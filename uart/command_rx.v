==> flow/design.v <==
`default_nettype none
module command_rx #(parameter BAUD_DIV = 128)
  (
    input i_clk,
    input rst,
    input uart_rx,
    output reg cmd_en,
    output reg [7:0] cmd_addr,
    output reg [16:0] cmd_data
  );
  wire rx_err, rx_avail;
  reg rx_ack;
  wire [7:0] rx_data;
  rx #(.BAUD_DIV(BAUD_DIV)) u_rx (i_clk, rst, uart_rx, rx_ack, rx_data, rx_err, rx_avail);
  localparam state_reset  = 4'd0;
  localparam state_idle   = 4'd1;
  localparam state_ack_r  = 4'd2;
  localparam state_wait_d = 4'd3;
  localparam state_ack_d  = 4'd4;
  reg [3:0] currentState;
  reg [1:0] bytes_to_receive;
  always @(posedge i_clk)
  begin
    if(!rst)
    begin
      case (currentState)
        state_reset :
        begin
          rx_ack <= 0;
          cmd_en <= 0;
          cmd_addr <= 0;
          cmd_data <= 0;
          currentState <= state_idle;
        end
        state_idle :
        begin
          cmd_en <= 0;
          if (rx_avail)
          begin
            rx_ack <= 1;
            cmd_addr <= rx_data;
            currentState <= state_ack_r;
            bytes_to_receive <= 2;
          end
          else
            currentState <= state_idle;
        end
        state_ack_r :
        begin
          rx_ack <= 0;
          currentState <= state_wait_d;
        end
        state_wait_d :
        begin
          if (rx_avail)
          begin
            rx_ack <= 1;
            bytes_to_receive <= bytes_to_receive - 1;
            cmd_data <= {rx_data, cmd_data[15:8]};
            currentState <= state_ack_d;
          end
          else
            currentState <= state_wait_d;
        end
        state_ack_d :
        begin
          rx_ack <= 0;
          if(bytes_to_receive == 0)
          begin
            currentState <= state_idle;
            cmd_en <= 1;
          end
          else
            currentState <= state_wait_d;
        end
        default :
          currentState <= state_reset;
      endcase
    end
    else
      currentState <= state_reset;
  end
endmodule
`default_nettype none
module rx #(parameter OVERSAMP = 16, parameter BAUD_DIV = 2)
  (
    input i_clk,
    input i_rst,
    input i_rx,
    input i_ack,
    output reg [7:0] o_data,
    output reg o_err,
    output reg o_avail
  );
  localparam CLK_PER_BIT = BAUD_DIV / OVERSAMP;
  reg [15:0] baud_cnt, oversamp_cnt;
  reg [7:0] data_reg;
  reg [3:0] bits_to_receive;
  reg [3:0] currentState;
  localparam state_reset = 3'd0;
  localparam state_idle = 3'd1;
  localparam state_startbit = 3'd2;
  localparam state_rx = 3'd3;
  localparam state_stopbit = 3'd4;
  reg r_rx_d, r_rx;
  always @(posedge i_clk)
  begin
    r_rx_d <= i_rx;
    r_rx <= r_rx_d;
    if(!i_rst)
    begin
      case (currentState)
        state_reset :
        begin
          o_data <= 0;
          o_avail <= 0;
          o_err <= 0;
          currentState <= state_idle;
        end
        state_idle :
        begin
          data_reg <= 0;
          if(i_ack)
          begin
            o_avail <= 0;
            o_err <= 0;
          end
          if(!r_rx)
          begin
            bits_to_receive <= 8;
            baud_cnt <= 1;
            oversamp_cnt <= 1;
            currentState <= state_startbit;
          end
        end
        state_startbit :
        begin
          if(baud_cnt == CLK_PER_BIT)
          begin
            baud_cnt <= 1;
            if(oversamp_cnt == OVERSAMP)
            begin
              oversamp_cnt <= 1;
              bits_to_receive <= bits_to_receive - 1;
              currentState <= state_rx;
            end
            else
            begin
              oversamp_cnt <= oversamp_cnt+1;
              if(oversamp_cnt == OVERSAMP >> 1 && r_rx)
              begin
                o_err <= 1;
                currentState <= state_idle;
              end
            end
          end
          else
            baud_cnt <= baud_cnt + 1;
        end
        state_rx:
        begin
          if(baud_cnt == CLK_PER_BIT)
          begin
            baud_cnt <= 1;
            if(oversamp_cnt == OVERSAMP)
            begin
              oversamp_cnt <= 1;
              if(bits_to_receive != 0)
                bits_to_receive <= bits_to_receive - 1;
              else
                currentState <= state_stopbit;
            end
            else
            begin
              if(oversamp_cnt == OVERSAMP >> 1)
                data_reg <= {r_rx, data_reg[7:1]};
              oversamp_cnt <= oversamp_cnt + 1;
            end
          end
          else
            baud_cnt <= baud_cnt + 1;
        end
        state_stopbit:
        begin
          if(baud_cnt == CLK_PER_BIT)
          begin
            baud_cnt <= 1;
            if(oversamp_cnt == OVERSAMP)
            begin
              oversamp_cnt <= 1;
              currentState <= state_idle;
              if(!o_err)
              begin
                o_data <= data_reg;
                o_avail <= 1;
              end
            end
            else
            begin
              if(oversamp_cnt == OVERSAMP >> 1 && !r_rx)
                o_err <= 1;
              oversamp_cnt <= oversamp_cnt+1;
            end
          end
          else
            baud_cnt <= baud_cnt + 1;
        end
        default:
          currentState <= state_reset;
      endcase
    end
    else
      currentState <= state_reset;
  end
endmodule
### Reports on command_rx

The steps from the RTL of command_rx to its reports follow in flow order.
Line numbers count from 1 in the design file above.
Operators carry their Yosys type and port widths (W data, S select, Z words).
Cell names lack the library's common part.
Not given: -

| design | value |
|---|---|
| top | command_rx |
| clock input | i_clk |
| library | sky130hd |
| timing corner | tt_025C_1v80 |

### After elaboration

Counts by Yosys on the flattened word-level netlist (proc, flatten, opt, wreduce; memories kept). Register bits leave out memories and registers merged into their read ports (data or address). Print and check cells are left out.

| bit counts | value |
|---|---|
| output and inout port bits | 26 |
| bits in latches | 0 |
| word width x clocked read ports | 0 |
| memory cells | 0 |
| register bits after elaboration | 93 |
| cells after elaboration | 148 |
| bits in read-only memories | 0 |
| RAM bits | 0 |
| input bits | 3 |

| operators by class | value |
|---|---|
| divide/modulo/power cells | 0 |
| bitwise logic cells | 1 |
| magnitude comparators | 0 |
| shifts and indexed selects | 0 |
| reduce/logical cells | 35 |
| $add $sub $neg | 4 |
| $mul | 0 |
| eq/ne operators | 34 |
| muxes and demuxes | 58 |

Operators with widths:

| operator | number |
|---|---|
| $pmux W16 S2 | 2 |
| $mux W16 | 4 |
| $mux W4 | 15 |
| $mux W8 | 7 |
| $pmux W8 S2 | 3 |
| $pmux W4 S5 | 2 |
| $pmux W17 S2 | 1 |
| $add A16 B1 Y16 const B | 2 |
| $eq A16 B4 Y1 const B | 2 |
| $ne A2 B1 Y1 const B | 14 |
| $mux W17 | 1 |
| $eq A16 B5 Y1 const B | 1 |
| $ne A2 B2 Y1 const B | 8 |
| $eq A4 B2 Y1 const B | 4 |
| $reduce_and A8 Y1 | 2 |
| $reduce_and A3 Y1 | 5 |
| $reduce_bool A2 Y1 | 6 |
| $reduce_bool A4 Y1 | 3 |
| $pmux W4 S3 | 1 |
| $mux W1 | 12 |
| $reduce_and A5 Y1 | 2 |
| $reduce_bool A3 Y1 | 3 |
| $reduce_and A9 Y1 | 1 |
| $eq A4 B1 Y1 const B | 2 |
| $eq A4 B3 Y1 const B | 2 |
| $logic_not A4 Y1 | 2 |
| $reduce_and A4 Y1 | 2 |
| $mux W2 | 4 |

Other operator kinds: 15; their cells: 19.

### Longest topological paths

Depth = most cells in a row (Yosys ltp): at word level without a register or memory, in the mapped netlist without a sequential cell, where the memories' decode and read muxes count.

| depth | value |
|---|---|
| depth after elaboration | 6 |
| ABC_AREA | 0 |
| gate-level depth with buffers | 8 |
| gate-level depth less buffers | 6 |

### Synthesis result

The flow's flattened synthesis, as Yosys stat reports it; memories are mapped. The netlist is that of the ABC_AREA named above (0 if unset); the other value can give another one.
Totals and module areas in this step are rounded.

| synthesis totals | value |
|---|---|
| buffers | 17 |
| cell count | 371 |
| cell area after synthesis | 0.004375 mm2 |
| flip-flop cells | 93 |

Cells by type:

| cell type | number | area in all (um2) |
|---|---|---|
| edfxtp_1 | 82 | 2.46E+03 |
| and2_1 | 42 | 262.752 |
| dfxtp_1 | 11 | 220.211 |
| xnor2_1 | 23 | 201.443 |
| nor2_1 | 45 | 168.912 |
| nand4_1 | 13 | 81.328 |
| ha_1 | 6 | 75.072 |
| nor3_1 | 15 | 75.072 |
| inv_1 | 19 | 71.318 |
| xor2_1 | 6 | 52.55 |
| nand3_1 | 10 | 50.048 |
| nor4_1 | 8 | 50.048 |
| nand2_1 | 13 | 48.797 |
| a21oi_1 | 9 | 45.043 |
| clkbuf_1 | 11 | 41.29 |
| nor2b_1 | 5 | 31.28 |
| mux2i_1 | 3 | 30.029 |
| nor4b_2 | 2 | 30.029 |

Other cell types: 32; their cells: 48.
By module: a second synthesis without flattening, with its own total; a netlist apart from the flattened one above.

| unflattened totals | value |
|---|---|
| cells (unflattened synthesis) | 364 |
| area (unflattened synthesis) | 0.004378 mm2 |

Each row is one instance without its submodules.

By module:

| module | instances | cells | area (mm2) | sequential area (mm2) |
|---|---|---|---|---|
| rx (BAUD_DIV=128) | 1 | 276 | 0.003094 | 0.001762 |
| command_rx | 1 | 88 | 0.001284 | 0.0009409 |

### Worst setup path after synthesis

Source: OpenSTA report_checks on the synthesized netlist (no wires, ideal clock, input and output delay 20% of the period each), path of least setup slack; recovery checks are left aside. Register names are those of the netlist, which keeps one name where synthesis merged equal registers.

| timing after synthesis | value |
|---|---|
| path kind | register to register |
| from | register u_rx.baud_cnt[0] |
| to | register u_rx.data_reg[0] |
| setup slack | 0.078 ns |
| path delay | 2.301 ns |
| time at the first pin | 0.000 ns |
| setup time | 0.375 ns |
| data arrival time | 1.926 ns |
| stages | 8 |
| data required time | 2.005 ns |
| clock period | 2.38 ns |
| period reached after synthesis | 2.302 ns |

"path delay" is the arrival time less input delay plus setup time.
"stages" counts driving pins, that of a launching flip-flop among them; a cell with two outputs on the path counts twice.
"period reached after synthesis" = period - worst setup slack (recovery checks aside). The figure is calculated, with input and output delays left at 20% of the set period.
Between the ends stands the longest chain of elaborated cells between them, by number of cells; it is not shown to be the way that was timed. Of several equally long chains one is given.
Each line given opens the expression or statement behind the cell; cells for indexed reads and writes are added by Yosys, which also makes memories of some case tables.
A register here has more assigning lines than the two given.
The path ends at the enable pin of a flip-flop; only ways to that pin are counted.

| on the way, after synthesis | value |
|---|---|
| cells stage by stage | edfxtp_1 -> inv_1 -> ha_1 -> nor3b_1 -> and4_2 -> clkbuf_1 -> nand4_1 -> a21oi_1 |
| length of the longest elaborated chain | 3 |

RTL lines, path after synthesis:

| what | RTL line | source |
|---|---|---|
| from (decl) | 96 | `reg [15:0] baud_cnt, oversamp_cnt;` |
| from (assign) | 158 | `baud_cnt <= baud_cnt + 1;` |
| from (assign) | 181 | `baud_cnt <= baud_cnt + 1;` |
| $eq A16 B4 Y1 | 162 | `if(baud_cnt == CLK_PER_BIT)` |
| $ne A2 B1 Y1 | - |  |
| $reduce_and A5 Y1 | - |  |
| to (assign) | 122 | `data_reg <= 0;` |
| to (assign) | 176 | `data_reg <= {r_rx, data_reg[7:1]};` |
| to (decl) | 97 | `reg [7:0] data_reg;` |

### Path in the finished layout

From the final timing report of flow run B: the path of least setup slack in the routed layout; clock arrival at registers is part of the times.

| timing post-layout | value |
|---|---|
| path kind | register to register |
| from | register u_rx.baud_cnt[7] |
| to | register u_rx.o_data[2] |
| data required time | 1.86 ns |
| setup slack | -0.32 ns |
| stages | 5 |
| time at the first pin | 0.34 ns |
| data arrival time | 2.18 ns |
| setup time | 0.32 ns |
| clock period | 1.84 ns |

Between the ends stands the longest chain of elaborated cells between them, by number of cells; it is not shown to be the way that was timed. Of several equally long chains one is given.
A register here has more assigning lines than the two given.
The path ends at the enable pin of a flip-flop; only ways to that pin are counted.

| on the way, post-layout | value |
|---|---|
| cells stage by stage | edfxtp_1 -> nor4_4 -> nand4_2 -> or4b_4 -> a21oi_4 |
| length of the longest elaborated chain | 3 |

RTL lines, path post-layout:

| what | RTL line | source |
|---|---|---|
| from (decl) | 96 | `reg [15:0] baud_cnt, oversamp_cnt;` |
| from (assign) | 158 | `baud_cnt <= baud_cnt + 1;` |
| from (assign) | 181 | `baud_cnt <= baud_cnt + 1;` |
| $eq A16 B4 Y1 | 185 | `if(baud_cnt == CLK_PER_BIT)` |
| $ne A2 B1 Y1 | - |  |
| $reduce_and A5 Y1 | - |  |
| to (assign) | 115 | `o_data <= 0;` |
| to (assign) | 194 | `o_data <= data_reg;` |
| to (decl) | 91 | `output reg [7:0] o_data,` |

Subject: flow runs of command_rx

Hi,

Module command_rx, platform sky130hd: 2 stored runs of the flow (Yosys, OpenROAD) with differing settings, in no particular order. Input and output delays are each 20% of the period that was set; the output load is 0.01 pF.
"time of the worst setup path" = time allowed to the worst setup path (clock period - input delay - output delay, where it has them) - its slack; a late launch clock adds to it, a late capture clock takes from it.
"total design power" is the tool's figure for a default switching activity; nothing was simulated.
Values from the reports are rounded here.

## Flow run A

==> flow/run.sh <==
#!/bin/bash
# the make line also repeats the synthesis and layout settings of config.mk as NAME=value (left out here)
make -C /OpenROAD-flow-scripts/flow DESIGN_CONFIG=/design/flow/config.mk WORK_HOME=/design/flow/orfs CLKGATE_MAP_FILE= finish
==> flow/config.mk <==
export PLATFORM = sky130hd
export DESIGN_NAME = command_rx
export DESIGN_NICKNAME = command_rx
export VERILOG_FILES = /design/flow/design.v
export SDC_FILE = /design/flow/constraint.sdc
export NUM_CORES = 4
export LEC_CHECK = 0
export CAP_MARGIN = 40
export CELL_PAD_IN_SITES_DETAIL_PLACEMENT = 2
export CORE_ASPECT_RATIO = 1.07
export CORE_MARGIN = 2
export CORE_UTILIZATION = 49
export HOLD_SLACK_MARGIN = 0.07
export MIN_ROUTING_LAYER = met2
export PLACE_DENSITY = 0.51
export SETUP_SLACK_MARGIN = 0.3
export SLEW_MARGIN = 20
export TNS_END_PERCENT = 95
==> flow/constraint.sdc <==
create_clock -name core_clock -period 1.85 [get_ports {i_clk}]
set_input_delay 0.3700 -clock core_clock [delete_from_list [all_inputs] [get_ports {i_clk}]]
set_output_delay 0.3700 -clock core_clock [all_outputs]
set_load 0.01 [all_outputs]

Flow run A: did not finish, placement stopped with DPL-0033

## Flow run B

==> flow/run.sh <==
#!/bin/bash
# the make line also repeats the synthesis and layout settings of config.mk as NAME=value (left out here)
make -C /OpenROAD-flow-scripts/flow DESIGN_CONFIG=/design/flow/config.mk WORK_HOME=/design/flow/orfs CLKGATE_MAP_FILE= finish
==> flow/config.mk <==
export PLATFORM = sky130hd
export DESIGN_NAME = command_rx
export DESIGN_NICKNAME = command_rx
export VERILOG_FILES = /design/flow/design.v
export SDC_FILE = /design/flow/constraint.sdc
export NUM_CORES = 4
export LEC_CHECK = 0
export CAP_MARGIN = 20
export CORE_MARGIN = 2
export CORE_UTILIZATION = 30
export CTS_CLUSTER_DIAMETER = 186
export CTS_CLUSTER_SIZE = 87
export SLEW_MARGIN = 20
==> flow/constraint.sdc <==
create_clock -name core_clock -period 1.84 [get_ports {i_clk}]
set_input_delay 0.3680 -clock core_clock [delete_from_list [all_inputs] [get_ports {i_clk}]]
set_output_delay 0.3680 -clock core_clock [all_outputs]
set_load 0.01 [all_outputs]

| result of flow run B | value |
|---|---|
| area of the die | 0.01557 mm2 |
| area of the synthesized netlist | 0.004375 mm2 |
| worst setup slack after layout | -0.319 ns |
| post-route utilization | 40.3 % |
| time of the worst setup path | 2.16 ns |
| worst path kind | register to register |
| total design power | 4677 µW |

Regards
