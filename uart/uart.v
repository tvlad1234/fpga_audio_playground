==> flow/design.v <==
`default_nettype none
module rx #(parameter OVERSAMP = 16, parameter BAUD_DIV = 2)
  (
    input i_clk,
    input i_rst,
    input i_rx,
    input i_ack,
    output reg [7:0] o_data,
    output reg o_err,
    output reg o_avail
  );
  localparam CLK_PER_BIT = BAUD_DIV / OVERSAMP;
  reg [15:0] baud_cnt, oversamp_cnt;
  reg [7:0] data_reg;
  reg [3:0] bits_to_receive;
  reg [3:0] currentState;
  localparam state_reset = 3'd0;
  localparam state_idle = 3'd1;
  localparam state_startbit = 3'd2;
  localparam state_rx = 3'd3;
  localparam state_stopbit = 3'd4;
  reg r_rx_d, r_rx;
  always @(posedge i_clk)
  begin
    r_rx_d <= i_rx;
    r_rx <= r_rx_d;
    if(!i_rst)
    begin
      case (currentState)
        state_reset :
        begin
          o_data <= 0;
          o_avail <= 0;
          o_err <= 0;
          currentState <= state_idle;
        end
        state_idle :
        begin
          data_reg <= 0;
          if(i_ack)
          begin
            o_avail <= 0;
            o_err <= 0;
          end
          if(!r_rx)
          begin
            bits_to_receive <= 8;
            baud_cnt <= 1;
            oversamp_cnt <= 1;
            currentState <= state_startbit;
          end
        end
        state_startbit :
        begin
          if(baud_cnt == CLK_PER_BIT)
          begin
            baud_cnt <= 1;
            if(oversamp_cnt == OVERSAMP)
            begin
              oversamp_cnt <= 1;
              bits_to_receive <= bits_to_receive - 1;
              currentState <= state_rx;
            end
            else
            begin
              oversamp_cnt <= oversamp_cnt+1;
              if(oversamp_cnt == OVERSAMP >> 1 && r_rx)
              begin
                o_err <= 1;
                currentState <= state_idle;
              end
            end
          end
          else
            baud_cnt <= baud_cnt + 1;
        end
        state_rx:
        begin
          if(baud_cnt == CLK_PER_BIT)
          begin
            baud_cnt <= 1;
            if(oversamp_cnt == OVERSAMP)
            begin
              oversamp_cnt <= 1;
              if(bits_to_receive != 0)
                bits_to_receive <= bits_to_receive - 1;
              else
                currentState <= state_stopbit;
            end
            else
            begin
              if(oversamp_cnt == OVERSAMP >> 1)
                data_reg <= {r_rx, data_reg[7:1]};
              oversamp_cnt <= oversamp_cnt + 1;
            end
          end
          else
            baud_cnt <= baud_cnt + 1;
        end
        state_stopbit:
        begin
          if(baud_cnt == CLK_PER_BIT)
          begin
            baud_cnt <= 1;
            if(oversamp_cnt == OVERSAMP)
            begin
              oversamp_cnt <= 1;
              currentState <= state_idle;
              if(!o_err)
              begin
                o_data <= data_reg;
                o_avail <= 1;
              end
            end
            else
            begin
              if(oversamp_cnt == OVERSAMP >> 1 && !r_rx)
                o_err <= 1;
              oversamp_cnt <= oversamp_cnt+1;
            end
          end
          else
            baud_cnt <= baud_cnt + 1;
        end
        default:
          currentState <= state_reset;
      endcase
    end
    else
      currentState <= state_reset;
  end
endmodule
`default_nettype none
module tx #(parameter BAUD_DIV = 217)
  (
    input i_clk,
    input i_rst,
    input i_go,
    input [7:0] i_data,
    output reg o_tx,
    output reg o_ready
  );
  localparam state_reset = 3'd0;
  localparam state_idle = 3'd1;
  localparam state_startbit = 3'd2;
  localparam state_tx = 3'd3;
  localparam state_stopbit = 3'd4;
  reg [7:0] data_reg;
  reg [3:0] currentState;
  reg [3:0] bits_to_send;
  reg [15:0] baud_cnt;
  always @(posedge i_clk)
  begin
    if(!i_rst)
    begin
      case (currentState)
        state_reset:  
        begin
          o_ready <= 1;
          currentState <= state_idle;
          o_tx <= 1;
        end
        state_idle:  
        begin
          if(i_go)
          begin
            bits_to_send <= 8;
            o_ready <= 0;
            baud_cnt <= 1;
            data_reg <= i_data;
            o_tx <= 0;  
            currentState <= state_startbit;
          end
          else
            currentState <= state_idle;
        end
        state_startbit :
        begin
          if(baud_cnt == BAUD_DIV)
          begin
            o_tx <= data_reg[0];
            data_reg <= data_reg >> 1;
            bits_to_send <= bits_to_send - 1;
            currentState <= state_tx;
            baud_cnt <= 1;
          end
          else
            baud_cnt <= baud_cnt + 1;
        end
        state_tx:
        begin
          if(baud_cnt == BAUD_DIV)
          begin
            if(bits_to_send != 0)
            begin
              o_tx <= data_reg[0];
              data_reg <= data_reg >> 1;
              bits_to_send <= bits_to_send - 1;
              currentState <= state_tx;
            end
            else
            begin
              currentState <= state_stopbit;
              o_tx <= 1;  
            end
            baud_cnt <= 1;
          end
          else
            baud_cnt <= baud_cnt + 1;
        end
        state_stopbit:
        begin
          if(baud_cnt == BAUD_DIV)
          begin
            o_ready <= 1;
            currentState <= state_idle;
          end
          else
            baud_cnt <= baud_cnt + 1;
        end
        default:
          currentState <= state_reset;
      endcase
    end
    else
    begin
      currentState <= state_reset;
      o_ready <= 0;
    end
  end
endmodule
`default_nettype none
module uart #(parameter BAUD_DIV = 128)
  (
    input i_clk,  
    input i_rst,  
    output [2:0] status,  
    input i_ack,  
    input i_tx_go,  
    input [7:0] i_tx_data,
    output [7:0] o_rx_data,
    output o_tx,
    input i_rx
  );
  wire rx, rx_avail, rx_err, tx_ready;
  assign status = {rx_avail, rx_err, tx_ready};
  rx #(.BAUD_DIV(BAUD_DIV)) u_rx (i_clk, i_rst, i_rx, i_ack, o_rx_data, rx_err, rx_avail);
  tx #(.BAUD_DIV(BAUD_DIV)) u_tx (i_clk, i_rst, i_tx_go, i_tx_data, o_tx, tx_ready);
endmodule
From RTL to reports: uart
What the tools print for uart, step after step.
Lines are those of the file above, counted from 1.
Operators: Yosys type, input widths -> output width; for muxes data width and select width s.
Cell names lack the library's common part.
{"block": "design", "top": "uart", "clk_port": "i_clk", "cell_library": "sky130hd", "corner": "tt_025C_1v80"}

Word-level counts
Yosys after proc, flatten, opt, wreduce and memory -nomap, before mapping. Memory bits, and registers merged into a memory's read port (data or address), are not among the register bits. Print and check cells are not counted. Equal cells are merged and count once.
{"block": "word_totals", "register_bits": 94, "elab_cells": 161, "inputBits": 13, "out_inout_bits": 12}
{"block": "op_classes", "mux": 70, "add_sub_neg": 5, "eq_ne": 37, "bitwise": 1, "n_reduce_logical": 32}
{"block": "op_table", "cell": "$mux 16", "n": 7}
{"block": "op_table", "cell": "$mux 4", "n": 22}
{"block": "op_table", "cell": "$mux 8", "n": 10}
{"block": "op_table", "cell": "$pmux 16 s2", "n": 2}
{"block": "op_table", "cell": "$add 16x1->16 const B", "n": 3}
{"block": "op_table", "cell": "$pmux 16 s3", "n": 1}
{"block": "op_table", "cell": "$pmux 4 s5", "n": 2}
{"block": "op_table", "cell": "$eq 16x4->1 const B", "n": 2}
{"block": "op_table", "cell": "$pmux 8 s2", "n": 2}
{"block": "op_table", "cell": "$ne 2x1->1 const B", "n": 15}
{"block": "op_table", "cell": "$reduce_bool 4->1", "n": 6}
{"block": "op_table", "cell": "$pmux 8 s3", "n": 1}
{"block": "op_table", "cell": "$pmux 4 s3", "n": 2}
{"block": "op_table", "cell": "$ne 2x2->1 const B", "n": 9}
{"block": "op_table", "cell": "$eq 16x5->1 const B", "n": 1}
{"block": "op_table", "cell": "$eq 16x8->1 const B", "n": 1}
{"block": "op_table", "cell": "$eq 4x2->1 const B", "n": 4}
{"block": "op_table", "cell": "$reduce_and 8->1", "n": 2}
{"block": "op_table", "cell": "$reduce_and 5->1", "n": 3}
{"block": "op_table", "cell": "$mux 1", "n": 15}
{"block": "op_table", "cell": "$reduce_bool 3->1", "n": 4}
{"block": "op_table", "cell": "$reduce_and 6->1", "n": 2}
{"block": "op_table", "cell": "$reduce_and 3->1", "n": 3}
{"block": "op_table", "cell": "$reduce_and 9->1", "n": 1}
{"block": "op_table", "cell": "$sub 4x1->4 const B", "n": 2}
{"block": "op_table", "cell": "$eq 4x1->1 const B", "n": 2}
{"block": "op_table", "cell": "$eq 4x3->1 const B", "n": 2}
{"block": "op_table", "cell": "$logic_not 4->1", "n": 2}
Other operator kinds: 12; their cells: 17.

Depth
Depth = most cells in a row (Yosys ltp): at word level without a register or memory, in the mapped netlist without a sequential cell, where the memories' decode and read muxes count.
{"block": "logic_depth", "word_depth": 6, "ABC_AREA": 1, "depth_mapped": 10, "mapped_depth_nobuf": 10}

After synthesis
The flow's flattened synthesis, as Yosys stat reports it; memories are mapped. The netlist is that of the ABC_AREA named above (0 if unset); the other value can give another one.
Totals and module areas in this step are rounded.
{"block": "mapped", "area_um2": 5150, "buf_cells": 12, "sequential_area_um2": 2730, "stdcells": 611, "flip_flops": 95}
{"block": "types", "cell": "edfxtp_1", "n": 83, "type_area_um2": 2492.39}
{"block": "types", "cell": "nand2_1", "n": 146, "type_area_um2": 548.026}
{"block": "types", "cell": "nor2_1", "n": 102, "type_area_um2": 382.867}
{"block": "types", "cell": "inv_1", "n": 88, "type_area_um2": 330.317}
{"block": "types", "cell": "dfxtp_1", "n": 12, "type_area_um2": 240.23}
{"block": "types", "cell": "nand3_1", "n": 34, "type_area_um2": 170.163}
{"block": "types", "cell": "a21oi_1", "n": 25, "type_area_um2": 125.12}
{"block": "types", "cell": "ha_1", "n": 9, "type_area_um2": 112.608}
{"block": "types", "cell": "o21ai_0", "n": 22, "type_area_um2": 110.106}
{"block": "types", "cell": "nor3_1", "n": 17, "type_area_um2": 85.082}
{"block": "types", "cell": "xor2_1", "n": 7, "type_area_um2": 61.309}
{"block": "types", "cell": "nand4_1", "n": 9, "type_area_um2": 56.304}
{"block": "types", "cell": "nor3b_2", "n": 4, "type_area_um2": 50.048}
{"block": "types", "cell": "nand2_2", "n": 5, "type_area_um2": 31.28}
{"block": "types", "cell": "buf_4", "n": 4, "type_area_um2": 30.029}
{"block": "types", "cell": "nor3_2", "n": 3, "type_area_um2": 30.029}
{"block": "types", "cell": "clkbuf_1", "n": 7, "type_area_um2": 26.275}
{"block": "types", "cell": "xnor2_1", "n": 3, "type_area_um2": 26.275}
Not listed: further types 20, cells in them 31.

Timing after synthesis
OpenSTA on the mapped netlist: ideal clock, no wires. The path of least setup slack (recovery checks aside). Input and output delay are each 20% of the period. Register names are those of the netlist, which keeps one name where synthesis merged equal registers.
{"block": "synth_timing", "path_kind": "reg-to-reg", "startpoint": "register u_rx.baud_cnt[0]", "endpoint": "register u_rx.oversamp_cnt[0]", "period_ps": 2850, "launch_ps": 0, "setup_time_ps": 388, "path_stages": 9, "required_time_ps": 2462, "path_slack_ps": 661, "t_arrival_ps": 1800, "delay_ps": 2188, "n_path_buf": 0, "period_less_setup_slack_ps": 2189}
"delay_ps" = arrival - input delay + setup time.
"path_stages" counts driving pins, that of a launching flip-flop among them; a cell with two outputs on the path counts twice.
"period_less_setup_slack_ps" is the clock period less the worst setup slack; recovery checks do not enter. This is arithmetic on one report: input and output delays are still those of the set period (20% each).
The rows between start and end are the longest chain of elaborated cells between them; the timing report does not say that the signal goes this way. Where chains are equally long, one stands for them.
A line is the first line of the expression or statement that the cell stems from. Yosys adds cells for indexed reads and writes and turns some case tables into memories.
At most two assigning lines are given for a register; there are more.
The path ends at the enable pin of a flip-flop; only ways to that pin are counted.
{"block": "synth_via", "cell_sequence": "edfxtp_1 > inv_1 > ha_1 > nand3_1 > nor2_1 > nand2_1 > nand2_2 > inv_1 > nor2_1", "elab_chain_cells": 3, "cells_between": 3, "cone_classes": "eq/ne (2); reduce/logical (1)"}
{"block": "synth_lines", "item": "start: declaration", "line_no": 13, "text": "reg [15:0] baud_cnt, oversamp_cnt;"}
{"block": "synth_lines", "item": "start: assignment", "line_no": 75, "text": "baud_cnt <= baud_cnt + 1;"}
{"block": "synth_lines", "item": "start: assignment", "line_no": 98, "text": "baud_cnt <= baud_cnt + 1;"}
{"block": "synth_lines", "item": "$eq 16x4->1", "line_no": 55, "text": "if(baud_cnt == CLK_PER_BIT)"}
{"block": "synth_lines", "item": "$ne 2x1->1"}
{"block": "synth_lines", "item": "$reduce_and 4->1"}
{"block": "synth_lines", "item": "end: assignment", "line_no": 66, "text": "oversamp_cnt <= oversamp_cnt+1;"}
{"block": "synth_lines", "item": "end: assignment", "line_no": 94, "text": "oversamp_cnt <= oversamp_cnt + 1;"}
{"block": "synth_lines", "item": "end: declaration", "line_no": 13}

Worst path after layout
Path of least setup slack in the final report of entry A (OpenROAD, finished layout, wires in). Where an end is a register, its clock arrival counts in the times.
The report prints the path's times to 10 ps; the period is as set.
{"block": "layout_timing", "path_kind": "input-to-reg", "startpoint": "input port i_rst", "endpoint": "register u_tx.data_reg[4]", "path_slack_ps": 1900, "n_path_buf": 1, "path_stages": 4, "t_arrival_ps": 2470, "required_time_ps": 4370, "setup_time_ps": 370, "launch_ps": 870, "period_ps": 4370, "input_delay_ps": 870}
The rows between start and end are the longest chain of elaborated cells between them; the timing report does not say that the signal goes this way. Where chains are equally long, one stands for them.
At most two assigning lines are given for a register; there are more.
{"block": "layout_via", "cell_sequence": "clkdlybuf4s50_1 > nor2_1 > nand2_1 > nor2_1", "elab_chain_cells": 2, "cells_between": 2, "lines_between": 0, "cone_classes": "logic (1); reduce/logical (1)"}
{"block": "layout_lines", "item": "start: declaration", "line_no": 236, "text": "input i_rst,"}
{"block": "layout_lines", "item": "$not 1->1"}
{"block": "layout_lines", "item": "$reduce_and 6->1"}
{"block": "layout_lines", "item": "end: assignment", "line_no": 170, "text": "data_reg <= i_data;"}
{"block": "layout_lines", "item": "end: assignment", "line_no": 182, "text": "data_reg <= data_reg >> 1;"}
{"block": "layout_lines", "item": "end: declaration", "line_no": 148, "text": "reg [7:0] data_reg;"}

Subject: flow runs of uart

Hi,

uart through Yosys and OpenROAD on sky130hd: 2 stored runs, unordered, with their settings and measured results. The constraints put input and output delay at 20% of the set period each and load the outputs with 0.01 pF.
By "period_reached_ps" is meant the clock period of the run minus its worst setup slack. This is arithmetic on one report: input and output delays are still those of the set period (20% each).
"worst_path_ps": the worst setup path's part of the clock period (all of it between registers, 20% less for each end at a port) less its slack. A launch clock that arrives late makes it longer, a capture clock that arrives late makes it shorter.
By "fin_power_mw" is meant OpenSTA's value without simulated activity: inputs other than the clock are taken to toggle once in ten clock periods, and the tool carries that through the logic.
"worst_path_ps" is known to 10 ps.
Measured values are rounded.

{"run": "entry A", "settings": { "period_ns": 4.37, "CORE_UTILIZATION": 47, "SETUP_SLACK_MARGIN": -0.32, "PLACE_DENSITY": 0.9, "CORE_MARGIN": 5, "CELL_PAD_IN_SITES_GLOBAL_PLACEMENT": 2, "TNS_END_PERCENT": 55, "ABC_AREA": 1, "GPL_ROUTABILITY_DRIVEN": 0, "CAP_MARGIN": 20, "SLEW_MARGIN": 20 }, "results": { "worst_path_ps": 1590, "critical_path_type": "input-to-reg", "util_frac": 0.528, "final_hold_ws_ps": 330, "period_reached_ps": 2469, "stdcell_area_um2": 5700, "total_die_area_um2": 13200, "timing.setup.ws_ps": 1900, "ys_area_um2": 5150, "fin_power_mw": 1.78, "total_negative_slack_ps": 0 }}
{"run": "entry B", "settings": { "period_ns": 5.95, "CORE_UTILIZATION": 58, "SETUP_SLACK_MARGIN": 1.57, "PLACE_DENSITY_LB_ADDON": 0.21, "CELL_PAD_IN_SITES_GLOBAL_PLACEMENT": 2, "CELL_PAD_IN_SITES_DETAIL_PLACEMENT": 0, "TNS_END_PERCENT": 75, "ABC_AREA": 0, "GPL_TIMING_DRIVEN": 0, "GPL_ROUTABILITY_DRIVEN": 1, "SLEW_MARGIN": 10, "MIN_ROUTING_LAYER": "met2", "MAX_ROUTING_LAYER": "met4", "CAP_MARGIN": 20, "CORE_MARGIN": 2 }, "outcome": "did not finish, placement stopped with FLW-0024"}

Regards
